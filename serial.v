==> flow/design.v <==
module baud_gen(
		input  clk,
		output rx_clk
		);
   reg [4:0] 	       div_cntr;
   reg 		       rx_en;
   always@(posedge clk)
     begin
	div_cntr <= div_cntr + 1;
	if (div_cntr == 12)
	  begin
	     div_cntr<=0;
	     rx_en <= 1;
	  end
	else rx_en<=0;  
     end
   assign rx_clk=rx_en;
endmodule  
module serial_rx(
		 input 	      rx,
		 input 	      rx_clk,
		 output [7:0] data_in,
		 output       new_data_in
		 );
   reg [7:0] 		      Rx_data;
   reg [1:0] 		      in_mem;
   reg 			      start;
   reg [2:0] 		      syncro;		      
   wire 		      sync_clk=(syncro==7);
   reg [3:0] 		      state;
   initial 
     begin
	Rx_data<=0;
	in_mem<=3;
	state<=0;
	start<=1;
     end
   always@(posedge rx_clk)
     begin
	in_mem <= {in_mem[0],rx};
	if(in_mem == 3)start<=1;
	else if(in_mem==0) start<=0;
	if(state==0)syncro<=0;
	else syncro<=syncro+1;
	case(state)
	  4'b0000: if(start==0) state <= 4'b1000;
	  4'b1000: if(sync_clk) state <= 4'b1001;
	  4'b1001: if(sync_clk) state <= 4'b1010;
	  4'b1010: if(sync_clk) state <= 4'b1011;
	  4'b1011: if(sync_clk) state <= 4'b1100;
	  4'b1100: if(sync_clk) state <= 4'b1101;
	  4'b1101: if(sync_clk) state <= 4'b1110;
	  4'b1110: if(sync_clk) state <= 4'b1111;
	  4'b1111: if(sync_clk) state <= 4'b0001;
	  4'b0001: if(sync_clk) state <= 4'b0000;
	  default: state <= 4'b0000;
	endcase  
	if(sync_clk && state[3]) Rx_data <= {Rx_data[6:0],start}; 
     end  
   assign data_in=Rx_data;
   assign new_data_in=(state==0);
endmodule  
# Tool chain data of serial_rx
# What the tools print for serial_rx, step after step.
# Lines are those of the file above, counted from 1.
# Cell names lack the library's common part.
# The mark n/a stands for no value.
# design
design,serial_rx
clock,rx_clk
cell_library,sky130hd
lib_corner,tt_025C_1v80

# After elaboration
# Yosys after proc, flatten, opt, wreduce and memory -nomap, before mapping. Memory bits, and registers merged into a memory's read port (data or address), are not among the register bits. Print and check cells are not counted. Equal cells are merged and count once.
# bits
wordCells,42
output_inout_bits,9
regBits,18
# op_classes
muxes,11
n_eq,21
reduce_and_logical,4
add_sub_neg,1
# ops
cell,n
4-bit case mux with 10-bit select,1
4-bit two-way mux,10
4-bit equality test (second input constant),8
2-bit != test (second input constant),10
10-bit AND reduction,1
4-bit by 1-bit equality test with 1-bit output (second input constant),1
4-bit zero test,1
3-bit by 1-bit adder with 3-bit output (second input constant),1
3-bit equality test (second input constant),1
2-bit equality test (second input constant),1
2-bit zero test,1
1-bit logical AND,1

# Logic depth
# Yosys ltp: most cells in a row. Word level: on the elaborated netlist, between registers, memories and ports. Mapped: between sequential cells and ports; inverters and the memories' decode and read muxes count.
# logic_depth
ltp_word,3
abc_area,0
ltp_mapped,4

# After synthesis
# Source: synth_stat.txt of the flow (Yosys; design flattened, memories mapped). It holds for the ABC_AREA given above (unset counts as 0); a run with the other value may have another netlist.
# Totals and module areas in this step are rounded.
# types
cell,n
edfxtp_1,12
dfxtp_1,6
ha_1,2
nor4_4,1
a21boi_0,2
and2_2,2
nor2b_1,2
a21bo_1,1
buf_2,2
maj3_1,1
a2bb2oi_1,1
and3b_1,1
nor2b_2,1
nor4b_1,1
xor2_1,1
a211oi_1,1
nor2_1,2
nor3b_1,1
# Not listed: further types 2, cells in them 2.
# synth_totals
buffers,2
ff_cells,18
mapped_area_um2,677
cell_count,42

# Timing after synthesis
# Source: OpenSTA report_checks on the synthesized netlist (no wires, ideal clock, input and output delay 20% of the period each), path of least setup slack; recovery checks are left aside. Register names are those of the netlist, which keeps one name where synthesis merged equal registers.
# synth_path
kind,register to register
startpoint,reg syncro[0]
endpoint,reg state[0]
setup_time_ns,0.372
driving_pins,5
slack_ns,0.468
path_buffers,0
clock_period_ns,1.93
t_arrival_ns,1.090
path_delay_ns,1.462
launch_ns,0.000
period_less_setup_slack_ns,1.462
# "path_delay_ns" is the arrival time less input delay plus setup time.
# "driving_pins": output pins that drive a net of the path, with the launching flip-flop's if there is one; two outputs of one cell count as two.
# "period_less_setup_slack_ns" is the clock period less the worst setup slack; recovery checks do not enter. This is arithmetic on one report: input and output delays are still those of the set period (20% each).
# The rows between start and end are the longest chain of elaborated cells between them; the timing report does not say that the signal goes this way. Where chains are equally long, one stands for them.
# A line is the first line of the expression or statement that the cell stems from. Yosys adds cells for indexed reads and writes and turns some case tables into memories.
# At most two assigning lines are given for a register; there are more.
# Only ways into the end's enable, where the timed path ends, are counted here.
# synth_via
path_cell_list,dfxtp_1 ha_1 ha_1 nor2b_2 a211oi_1
elab_chain_cells,3
# synth_lines
item,line_no,rtl
from (decl),28,reg [2:0] syncro;
from (assign),43,if(state==0)syncro<=0;
from (assign),44,else syncro<=syncro+1;
3-bit equality test,29,wire sync_clk=(syncro==7);
2-bit != test,n/a,
10-bit AND reduction,n/a,
to (assign),46,4'b0000: if(start==0) state <= 4'b1000;
to (assign),47,4'b1000: if(sync_clk) state <= 4'b1001;
to (decl),30,reg [3:0] state;

# Timing after layout
# From the final timing report of stored run 2: the path of least setup slack in the routed layout; clock arrival at registers is part of the times.
# layout_path
kind,register to output
startpoint,reg state[3]
endpoint,out new_data_in
path_buffers,1
slack_ns,0.01
clock_period_ns,1.59
driving_pins,3
launch_ns,0.29
t_arrival_ns,1.27
output_delay_ns,0.32
# The rows between start and end are the longest chain of elaborated cells between them; the timing report does not say that the signal goes this way. Where chains are equally long, one stands for them.
# At most two assigning lines are given for a register; there are more.
# layout_via
path_cell_list,edfxtp_1 nor4_4 buf_2
elab_chain_cells,1
# layout_lines
item,line_no,rtl
from (decl),30,reg [3:0] state;
from (assign),46,4'b0000: if(start==0) state <= 4'b1000;
from (assign),47,4'b1000: if(sync_clk) state <= 4'b1001;
4-bit zero test,61,assign new_data_in=(state==0);
to (decl),23,output new_data_in

# Module serial_rx, platform sky130hd: 2 stored runs of the flow (Yosys, OpenROAD) with differing settings, in no particular order. Input and output delays are each 20% of the period that was set; the output load is 0.01 pF.
# "clock_period_reached_ns" = clock period - worst setup slack. The figure is calculated, with input and output delays left at 20% of the set period.
# "worst_path_allowed_less_slack_ns" is the time allowed to the run's worst setup path (the clock period less input and output delay, where it has them) less its slack. Clock arrival times count: a late capture clock shortens it, a late launch clock lengthens it.
# "fin_power_w" is the tool's figure for a default switching activity; nothing was simulated.
# The results are shown rounded.
# Among the settings, - means not set for that run.
# Among the results, - means that no value is shown for the run.
run,period_ns,CORE_UTILIZATION,PLACE_DENSITY,CORE_ASPECT_RATIO,CORE_MARGIN,CELL_PAD_IN_SITES_GLOBAL_PLACEMENT,TNS_END_PERCENT,GPL_TIMING_DRIVEN,GPL_ROUTABILITY_DRIVEN,CAP_MARGIN,SLEW_MARGIN,SETUP_SLACK_MARGIN,utilization_pct,final_hold_ws_ns,setup_worst_slack_ns,worst_path_allowed_less_slack_ns,critical_path_kind,fin_tns_ns,ys_area_um2,fin_power_w,design.die.area_um2,finish.stdcell_area_um2,clock_period_reached_ns
stored run 1,1.39,55,0.58,0.73,10,2,50,0,0,20,20,-,-,-,-,-,-,-,-,-,-,-,-
stored run 2,1.59,40,-,-,2,-,-,-,-,20,20,-0.1,55.2,0.369,0.007,1.27,register to output,0.000,677,0.00157,2040,851,1.583
# Stored run 1: incomplete, floorplanning halted on PDN-0185
